==> flow/design.v <==
`timescale 1ns / 1ps
module alphabet(
	 input RESET,
    input Clk,
    input LONG,
    input SHORT,
	 input END_CHAR,
    output [4:0] LETTER,
    output STROBE
    );
reg[4:0] STATE, LETTER_REG;
reg STROBE_REG;
assign LETTER = LETTER_REG;
assign STROBE = STROBE_REG;
localparam
	INIT = 5'b00000,
	A = 5'b00001,
	B = 5'b00010,
	C = 5'b00011,
	D = 5'b00100,
	E = 5'b00101,
	F = 5'b00110,
	G = 5'b00111,
	H = 5'b01000,
	I = 5'b01001,
	J = 5'b01010,
	K = 5'b01011,
	L = 5'b01100,
	M = 5'b01101,
	N = 5'b01110,
	O = 5'b01111,
	P = 5'b10000,
	Q = 5'b10001,
	R = 5'b10010,
	S = 5'b10011,
	T = 5'b10100,
	U = 5'b10101,
	V = 5'b10110,
	W = 5'b10111,
	X = 5'b11000,
	Y = 5'b11001,
	Z = 5'b11010,
	DONE = 5'b11111;
always @ (posedge Clk)
begin
	if(RESET)
	begin
		STATE <= INIT;
		STROBE_REG <= 1'b0;
		LETTER_REG <= 5'b00000;
	end
	else
	begin
		case(STATE)
			INIT:
			begin
				STROBE_REG <= 0;
				if(SHORT) STATE<=E;
				if (LONG) STATE <=T;
			end
			A:
			begin
				if(SHORT) STATE<=R;
				if (LONG) STATE <=W;
				if(END_CHAR) STATE<=DONE;
				LETTER_REG <= STATE;
			end
			B:
			begin
				if(END_CHAR) STATE<=DONE;
				LETTER_REG <= STATE;
			end
			C:
			begin
				if(END_CHAR) STATE<=DONE;
				LETTER_REG <= STATE;
			end
			D:
			begin
				if(SHORT) STATE<=B;
				if (LONG) STATE <=X;
				if(END_CHAR) STATE<=DONE;
				LETTER_REG <= STATE;
			end
			E:
			begin
				if(SHORT) STATE<=I;
				if (LONG) STATE <=A;
				if(END_CHAR) STATE<=DONE;
				LETTER_REG <= STATE;
			end
			F:
			begin
				if(END_CHAR) STATE<=DONE;
				LETTER_REG <= STATE;
			end
			G:
			begin
				if(SHORT) STATE<=Z;
				if (LONG) STATE <=Q;
				if(END_CHAR) STATE<=DONE;
				LETTER_REG <= STATE;
			end
			H:
			begin
				if(END_CHAR) STATE<=DONE;
				LETTER_REG <= STATE;
			end
			I:
			begin
				if(SHORT) STATE<=S;
				if (LONG) STATE <=U;
				if(END_CHAR) STATE<=DONE;
				LETTER_REG <= STATE;
			end
			J:
			begin
				if(END_CHAR) STATE<=DONE;
				LETTER_REG <= STATE;
			end
			K:
			begin
				if(SHORT) STATE<=C;
				if (LONG) STATE <=Y;
				if(END_CHAR) STATE<=DONE;
				LETTER_REG <= STATE;
			end
			L:
			begin
				if(END_CHAR) STATE<=DONE;
				LETTER_REG <= STATE;
			end
			M:
			begin
				if(SHORT) STATE<=G;
				if (LONG) STATE <=O;
				if(END_CHAR) STATE<=DONE;
				LETTER_REG <= STATE;
			end
			N:
			begin
				if(SHORT) STATE<=D;
				if (LONG) STATE <=K;
				if(END_CHAR) STATE<=DONE;
				LETTER_REG <= STATE;
			end
			O:
			begin
				if(END_CHAR) STATE<=DONE;
				LETTER_REG <= STATE;
			end
			P:
			begin
				if(END_CHAR) STATE<=DONE;
				LETTER_REG <= STATE;
			end
			Q:
			begin
				if(END_CHAR) STATE<=DONE;
				LETTER_REG <= STATE;
			end
			R:
			begin
				if(SHORT) STATE<=L;
				if(END_CHAR) STATE<=DONE;
				LETTER_REG <= STATE;
			end
			S:
			begin
				if(SHORT) STATE<=H;
				if (LONG) STATE <=V;
				if(END_CHAR) STATE<=DONE;
				LETTER_REG <= STATE;
			end
			T:
			begin
				if(SHORT) STATE<=N;
				if (LONG) STATE <=M;
				if(END_CHAR) STATE<=DONE;
				LETTER_REG <= STATE;
			end
			U:
			begin
				if(SHORT) STATE<=F;
				if(END_CHAR) STATE<=DONE;
				LETTER_REG <= STATE;
			end
			V:
			begin
				if(END_CHAR) STATE<=DONE;
				LETTER_REG <= STATE;
			end
			W:
			begin
				if(SHORT) STATE<=P;
				if (LONG) STATE <=J;
				if(END_CHAR) STATE<=DONE;
				LETTER_REG <= STATE;
			end
			X:
			begin
				if(END_CHAR) STATE<=DONE;
				LETTER_REG <= STATE;
			end
			Y:
			begin
				if(END_CHAR) STATE<=DONE;
				LETTER_REG <= STATE;
			end
			Z:
			begin
				if(END_CHAR) STATE<=DONE;
				LETTER_REG <= STATE;
			end
			DONE: STROBE_REG <= 1'b1;
			default: STATE <= 5'bXXXXX;
		endcase
	end
end
endmodule
Step by step through the tools: alphabet
The steps from the RTL of alphabet to its reports follow in flow order.
Line numbers count from 1 in the design file above.
Operators carry their Yosys type and port widths (W data, S select, Z words).
Not given: n/a
Set-up
  design top: alphabet
  clock: Clk
  cell library: sky130hd
  timing corner: tt_025C_1v80

Elaborated design
Counts by Yosys on the flattened word-level netlist (proc, flatten, opt, wreduce; memories kept). Register bits leave out memories and registers merged into their read ports (data or address). Print and check cells are left out. Cells with the same type and inputs are merged into one.
Word-level totals
  bits in registers: 11
  output and inout bits: 6
  word-level cells: 93
Operators by class
  equality and inequality tests: 42
  multiplexer cells: 42
  bitwise gates (word level): 1
  reductions and logical operators: 5
Operators by type and width (count)
  $mux W5: 40
  $pmux W5 S15: 1
  $eq A5 B5 Y1 const B: 12
  $ne A4 B4 Y1 const B: 11
  $eq A5 B4 Y1 const B: 8
  $reduce_or A26 Y1: 1
  $eq A5 B3 Y1 const B: 4
  $reduce_and A16 Y1: 1
  $reduce_or A13 Y1: 1
  $eq A5 B2 Y1 const B: 2
  $ne A3 B3 Y1 const B: 3
  $eq A5 B1 Y1 const B: 1
  $logic_not A5 Y1: 1
  $ne A2 B1 Y1 const B: 1
  $reduce_bool A2 Y1: 1
  $pmux W1 S2: 1
  $not A1 Y1: 1

Depth
Depth = most cells in a row (Yosys ltp): at word level without a register or memory, in the mapped netlist without a sequential cell, where the memories' decode and read muxes count.
Depth
  word-level depth: 4
  ABC_AREA: 0
  depth in mapped cells: 9
  gate-level depth less buffers: 6

Mapped cells and area
Source: synth_stat.txt of the flow (Yosys; design flattened, memories mapped). It holds for the ABC_AREA given above (unset counts as 0); a run with the other value may have another netlist.
Cells by type
  sky130_fd_sc_hd__dfxtp_1: count 11, total area 220.211 sq um
  sky130_fd_sc_hd__a21oi_1: count 19, total area 95.091 sq um
  sky130_fd_sc_hd__buf_2: count 16, total area 80.077 sq um
  sky130_fd_sc_hd__o21ai_0: count 16, total area 80.077 sq um
  sky130_fd_sc_hd__nor2_1: count 19, total area 71.318 sq um
  sky130_fd_sc_hd__nor3_1: count 14, total area 70.067 sq um
  sky130_fd_sc_hd__nand2_1: count 17, total area 63.811 sq um
  sky130_fd_sc_hd__nand2b_1: count 9, total area 56.304 sq um
  sky130_fd_sc_hd__nor2b_1: count 6, total area 37.536 sq um
  sky130_fd_sc_hd__a211oi_1: count 4, total area 30.029 sq um
  sky130_fd_sc_hd__mux2i_1: count 3, total area 30.029 sq um
  sky130_fd_sc_hd__o211ai_1: count 4, total area 30.029 sq um
  sky130_fd_sc_hd__a2111oi_4: count 1, total area 27.526 sq um
  sky130_fd_sc_hd__a221oi_4: count 1, total area 26.275 sq um
  sky130_fd_sc_hd__o2bb2ai_1: count 3, total area 26.275 sq um
  sky130_fd_sc_hd__a22oi_1: count 3, total area 22.522 sq um
  sky130_fd_sc_hd__o21bai_1: count 3, total area 22.522 sq um
  sky130_fd_sc_hd__nand3_1: count 4, total area 20.019 sq um
Not listed: further types 34, cells in them 46.
Synthesis totals
  cell count: 199
  mapped area: 1372.6 sq um
  flip-flop cells: 11
  buffer cells: 21

Worst setup path after synthesis
Path of least setup slack by OpenSTA after synthesis, without wires, with an ideal clock, recovery checks aside; 20% of the period is set as input and as output delay. Where synthesis merged equal registers, the netlist keeps one of their names.
Path post-synthesis
  kind: flip-flop to flip-flop
  start: register STATE[4]
  end: register STATE[2]
  clock period: 1.66 ns
  setup time: 0.134 ns
  launch time at the first pin: 0.000 ns
  arrival time: 1.550 ns
  required time: 1.526 ns
  slack: -0.025 ns
  delay of the path: 1.684 ns
  stages on the path: 8
  synthesis period reached: 1.685 ns
"delay of the path" = arrival - input delay + setup time.
"stages on the path": output pins that drive a net of the path, with the launching flip-flop's if there is one; two outputs of one cell count as two.
"synthesis period reached" = period - worst setup slack (recovery checks aside). The figure is calculated, with input and output delays left at 20% of the set period.
The rows between start and end are the longest chain of elaborated cells between them; the timing report does not say that the signal goes this way. Where chains are equally long, one stands for them.
A line is the first line of the expression or statement that the cell stems from. Yosys adds cells for indexed reads and writes and turns some case tables into memories.
A register here has more assigning lines than the two given.
Between the ends, post-synthesis
  path through: sky130_fd_sc_hd__dfxtp_1 sky130_fd_sc_hd__buf_2 sky130_fd_sc_hd__nand2b_1 sky130_fd_sc_hd__o32ai_2 sky130_fd_sc_hd__a2111oi_4 sky130_fd_sc_hd__a21oi_2 sky130_fd_sc_hd__a2111oi_2 sky130_fd_sc_hd__a221oi_1
  cells in the longest elaborated chain: 4
RTL lines, path post-synthesis
  start: declaration: RTL line 11  | reg[4:0] STATE, LETTER_REG;
  start: assignment: RTL line 48  | STATE <= INIT;
  start: assignment: RTL line 58  | if(SHORT) STATE<=E;
  $eq A5 B5 Y1: RTL line 54  | case(STATE)
  $reduce_or A13 Y1
  $ne A2 B1 Y1
  $reduce_and A16 Y1
  end: assignment: RTL line 58
  end: assignment: RTL line 59  | if (LONG) STATE <=T;
  end: declaration: RTL line 11

Timing after layout
From the final timing report of entry A: the path of least setup slack in the routed layout; clock arrival at registers is part of the times.
Path post-layout
  kind: input port to flip-flop
  start: input port END_CHAR
  end: register STATE[2]
  clock period: 1.83 ns
  setup time: 0.14 ns
  launch time at the first pin: 0.37 ns
  arrival time: 2.05 ns
  required time: 1.96 ns
  slack: -0.09 ns
  stages on the path: 9
The rows between start and end are the longest chain of elaborated cells between them; the timing report does not say that the signal goes this way. Where chains are equally long, one stands for them.
A register here has more assigning lines than the two given.
Between the ends, post-layout
  path through: sky130_fd_sc_hd__clkdlybuf4s50_1 sky130_fd_sc_hd__buf_6 sky130_fd_sc_hd__buf_4 sky130_fd_sc_hd__nor2_1 sky130_fd_sc_hd__a32oi_1 sky130_fd_sc_hd__o22ai_2 sky130_fd_sc_hd__buf_4 sky130_fd_sc_hd__a2111oi_2 sky130_fd_sc_hd__a221oi_1
  cells in the longest elaborated chain: 2
RTL lines, path post-layout
  start: declaration: RTL line 7  | input END_CHAR,
  $mux W5: RTL line 106  | if(END_CHAR) STATE<=DONE;
  $pmux W5 S15: RTL line 54  | case(STATE)
  end: assignment: RTL line 58  | if(SHORT) STATE<=E;
  end: assignment: RTL line 59  | if (LONG) STATE <=T;
  end: declaration: RTL line 11  | reg[4:0] STATE, LETTER_REG;

## Implementation results

Record of 2 stored runs of the RTL-to-layout flow on alphabet, platform sky130hd. The runs are unordered. Constraints: input delay and output delay 20% of the set period each, output load 0.01 pF.
"clock period achieved" is the run's clock period less its worst setup slack. It is reckoned from that one timing run; input and output delays stay at 20% of the period that was set.
"critical setup path time" means the part of the period allowed to the worst setup path (the constraints hold back 20% at inputs and 20% at outputs) less its slack; where the path has registers, the arrival times of their clocks count too.
By "total power after layout" is meant OpenSTA's value without simulated activity: inputs other than the clock are taken to toggle once in ten clock periods, and the tool carries that through the logic.

==> entry A: settings <==
{ "period_ns": 1.83, "SETUP_SLACK_MARGIN": -0.15, "CAP_MARGIN": 20, "CORE_MARGIN": 2, "CORE_UTILIZATION": 40, "SLEW_MARGIN": 20 }
==> entry A: results <==
std-cell area (final layout): 1873.0 sq um
worst setup slack after layout: -0.089 ns
total power after layout: 0.003368 W
critical setup path time: 1.55 ns
kind of the worst setup path: input port to flip-flop
post-route worst hold slack: 0.484 ns
die size: 3916.3 sq um
clock period achieved: 1.919 ns
Yosys chip area after synthesis: 1372.6 sq um

==> entry B: settings <==
{ "period_ns": 2.1, "CORE_UTILIZATION": 54, "PLACE_DENSITY": 0.55, "GPL_ROUTABILITY_DRIVEN": 0, "CTS_CLUSTER_DIAMETER": 122, "CAP_MARGIN": 35, "SLEW_MARGIN": 20, "MAX_ROUTING_LAYER": "met5", "CORE_MARGIN": 2 }
==> entry B: results <==
std-cell area (final layout): 1631.6 sq um
worst setup slack after layout: 0.126 ns
total power after layout: 0.00266 W
critical setup path time: 1.55 ns
kind of the worst setup path: input port to flip-flop
post-route worst hold slack: 0.491 ns
die size: 2961.0 sq um
clock period achieved: 1.974 ns
Yosys chip area after synthesis: 1372.6 sq um
