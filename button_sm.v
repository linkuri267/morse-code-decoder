==> flow/design.v <==
`timescale 1ns / 1ps
module button_sm(input CLK, input RESET, input PB, output SHORT, output LONG
    );
reg [5:0] state;
reg [27:0] counter;
reg [0:0] short_reg;
reg [0:0] long_reg;
assign SHORT = short_reg;
assign LONG = long_reg;
localparam
	INI	= 6'b000001,
	WAIT = 6'b000010,
	BP = 6'b000100,
	SHORT_STATE = 6'b001000,
	LONGWAIT = 6'b010000,
	LONG_STATE = 6'b100000;
always @(posedge CLK, posedge RESET)
	begin
		if(RESET)
			begin
				state <= INI;
				short_reg <= 1'b0;
				long_reg <= 1'b0; 
				counter <= 28'b0000000000000000000000000000;
			end
		else 
		begin
			case (state)
				INI: begin
					short_reg <= 1'b0;
					long_reg <= 1'b0;
					counter <= 28'b0000000000000000000000000000;
					if(PB)
						begin
							state <= WAIT;
						end
				end
				WAIT: begin
					counter <= counter + 1;
					if(!PB)
						begin
							state <= INI;
						end
					else if (counter[23]) 
						begin
							state <= BP;
						end
				end
				BP: begin
					counter <= counter + 1;
					if(PB)
						begin
							if(counter[25])
								begin
									state <= LONGWAIT;
								end
						end
					else  
						begin
							if(counter[24])
								begin
									state <= LONG;
								end
							else
								begin
									state <= SHORT_STATE;
								end
						end
				end
				SHORT_STATE: begin
					short_reg <= 1'b1;
					state <= INI;
				end
				LONGWAIT: begin
					if(!PB)
					 	begin
					 		state <= LONG_STATE;
					 	end
				end
				LONG_STATE: begin
					long_reg <= 1'b1;
					state <= INI;
				end
			endcase
		end
	end
endmodule
# Reports on button_sm
# The steps from the RTL of button_sm to its reports follow in flow order.
# Line numbers count from 1 in the design file above.
# Operators: Yosys type, input widths -> output width; for muxes data width and select width s.
# Not given: --
# inputs
top_module,button_sm
clock,CLK
cell_library,sky130hd
lib_corner,tt_025C_1v80

# After elaboration
# Source: Yosys, flattened and elaborated, memories not mapped. Widths are those after wreduce. Registers that Yosys merges into a memory's read port (data or address) are not register bits. Print and check cells do not count. Equal cells are merged and count once.
# word_totals
regBits,36
in_bits,3
word_cells,33
out_inout_bits,2
# op_classes
n_reduce_logical,7
mux,11
eq_ne,10
add_sub_neg,1
# ops
cell,count
$pmux 28 s2,1
$mux 6,6
$pmux 6 s5,1
$add 28x1->28 const B,1
$reduce_bool 2->1,3
$ne 3x3->1 const B,2
$eq 6x1->1 const B,1
$eq 6x2->1 const B,1
$eq 6x3->1 const B,1
$eq 6x4->1 const B,1
$eq 6x5->1 const B,1
$eq 6x6->1 const B,1
$reduce_and 5->1,1
$reduce_bool 5->1,1
$ne 2x2->1 const B,2
$reduce_or 2->1,2
$mux 4,1
$pmux 1 s2,2

# Logic depth
# Yosys ltp: most cells in a row. Word level: on the elaborated netlist, between registers, memories and ports. Mapped: between sequential cells and ports; inverters and the memories' decode and read muxes count.
# logic_depth
word_depth,4
ABC_AREA,1
ltp_mapped,9

# After synthesis
# Source: synth_stat.txt of the flow (Yosys; design flattened, memories mapped). It holds for the ABC_AREA given above (unset counts as 0); a run with the other value may have another netlist.
# Totals and module areas in this step are rounded.
# types
type,count,area_total_um2
sky130_fd_sc_hd__dfrtp_1,33,825.792
sky130_fd_sc_hd__nand2_1,101,379.114
sky130_fd_sc_hd__nor2_1,54,202.694
sky130_fd_sc_hd__nand3_1,29,145.139
sky130_fd_sc_hd__inv_1,36,135.13
sky130_fd_sc_hd__nor2_4,5,56.304
sky130_fd_sc_hd__nand3_2,4,40.038
sky130_fd_sc_hd__a21oi_1,7,35.034
sky130_fd_sc_hd__o21ai_0,7,35.034
sky130_fd_sc_hd__dfstp_2,1,26.275
sky130_fd_sc_hd__xor2_1,3,26.275
sky130_fd_sc_hd__nand3b_1,3,22.522
sky130_fd_sc_hd__nand2_2,3,18.768
sky130_fd_sc_hd__nand4_1,3,18.768
sky130_fd_sc_hd__nand3_4,1,17.517
sky130_fd_sc_hd__a22oi_1,2,15.014
sky130_fd_sc_hd__buf_8,1,15.014
sky130_fd_sc_hd__a22oi_2,1,12.512
# Not listed: further types 15, cells in them 20.
# mapped
flip_flops,34
cells,314
synth_area_um2,2160
sequential_area_um2,852

# Timing after synthesis
# Source: OpenSTA report_checks on the synthesized netlist (no wires, ideal clock, input and output delay 20% of the period each), path of least setup slack; recovery checks are left aside. Register names are those of the netlist, which keeps one name where synthesis merged equal registers.
# synth_timing
path_type,register to register
startpoint,reg counter[0]
endpoint,reg counter[18]
path_buffers,0
stages,9
t_arrival_ns,1.288
path_delay_ns,1.408
tclk_ns,2.78
setup_time_ns,0.120
setup_slack_ns,1.373
required_time_ns,2.660
synth_period_reached_ns,1.407
# "path_delay_ns" is the arrival time less input delay plus setup time.
# "stages" counts driving pins, that of a launching flip-flop among them; a cell with two outputs on the path counts twice.
# "synth_period_reached_ns" is the clock period less the worst setup slack; recovery checks do not enter. This is arithmetic on one report: input and output delays are still those of the set period (20% each).
# The rows between start and end are the longest chain of elaborated cells between them; the timing report does not say that the signal goes this way. Where chains are equally long, one stands for them.
# Each line given opens the expression or statement behind the cell; cells for indexed reads and writes are added by Yosys, which also makes memories of some case tables.
# A register here has more assigning lines than the two given.
# synth_between
cell_sequence,sky130_fd_sc_hd__dfrtp_1 > sky130_fd_sc_hd__ha_1 > sky130_fd_sc_hd__nand3_1 > sky130_fd_sc_hd__inv_1 > sky130_fd_sc_hd__nand2_1 > sky130_fd_sc_hd__nor2_1 > sky130_fd_sc_hd__nand3b_1 > sky130_fd_sc_hd__o21ai_0 > sky130_fd_sc_hd__inv_1
elab_chain_len,2
cells_between,2
cone_classes,1 x add/sub; 1 x mux
# synth_rtl
item,line_no,rtl
from (decl),5,reg [27:0] counter;
from (assign),39,counter <= counter + 1;
from (assign),50,counter <= counter + 1;
$add 28x1->28,50,
$pmux 28 s2,28,case (state)
to (assign),39,
to (assign),50,
to (decl),5,

Data sheet: physical implementation of button_sm

Stored flow runs of button_sm (2 of them; Yosys, OpenROAD, sky130hd). They differ in their settings and are not a sequence. Constraints: input delay and output delay 20% of the set period each, output load 0.01 pF.

Flow run 1, flow files:
==> flow/run.sh <==
#!/bin/bash
# the make line also repeats the synthesis and layout settings of config.mk as NAME=value (left out here)
make -C /OpenROAD-flow-scripts/flow DESIGN_CONFIG=/design/flow/config.mk WORK_HOME=/design/flow/orfs CLKGATE_MAP_FILE= finish
==> flow/config.mk <==
export PLATFORM = sky130hd
export DESIGN_NAME = button_sm
export DESIGN_NICKNAME = button_sm
export VERILOG_FILES = /design/flow/design.v
export SDC_FILE = /design/flow/constraint.sdc
export NUM_CORES = 4
export LEC_CHECK = 0
export ABC_AREA = 1
export CAP_MARGIN = 20
export CELL_PAD_IN_SITES_GLOBAL_PLACEMENT = 2
export CORE_MARGIN = 2
export CORE_UTILIZATION = 67
export CTS_CLUSTER_SIZE = 67
export GPL_ROUTABILITY_DRIVEN = 0
export MAX_ROUTING_LAYER = met4
export PLACE_DENSITY_LB_ADDON = 0.0
export SLEW_MARGIN = 20
export TNS_END_PERCENT = 40
==> flow/constraint.sdc <==
create_clock -name core_clock -period 2.47 [get_ports {CLK}]
set_input_delay 0.4940 -clock core_clock [delete_from_list [all_inputs] [get_ports {CLK}]]
set_output_delay 0.4940 -clock core_clock [all_outputs]
set_load 0.01 [all_outputs]

Flow run 1: unfinished; error FLW-0024 in placement

Flow run 2, flow files:
==> flow/run.sh <==
#!/bin/bash
# the make line also repeats the synthesis and layout settings of config.mk as NAME=value (left out here)
make -C /OpenROAD-flow-scripts/flow DESIGN_CONFIG=/design/flow/config.mk WORK_HOME=/design/flow/orfs CLKGATE_MAP_FILE= finish
==> flow/config.mk <==
export PLATFORM = sky130hd
export DESIGN_NAME = button_sm
export DESIGN_NICKNAME = button_sm
export VERILOG_FILES = /design/flow/design.v
export SDC_FILE = /design/flow/constraint.sdc
export NUM_CORES = 4
export LEC_CHECK = 0
export CAP_MARGIN = 20
export CORE_MARGIN = 2
export CORE_UTILIZATION = 67
export GPL_ROUTABILITY_DRIVEN = 0
export MIN_ROUTING_LAYER = met1
export PLACE_DENSITY_LB_ADDON = 0.14
export SETUP_SLACK_MARGIN = 0.32
export SLEW_MARGIN = 20
==> flow/constraint.sdc <==
create_clock -name core_clock -period 1.29 [get_ports {CLK}]
set_input_delay 0.2580 -clock core_clock [delete_from_list [all_inputs] [get_ports {CLK}]]
set_output_delay 0.2580 -clock core_clock [all_outputs]
set_load 0.01 [all_outputs]

Flow run 2: unfinished; error DPL-0038 in routing
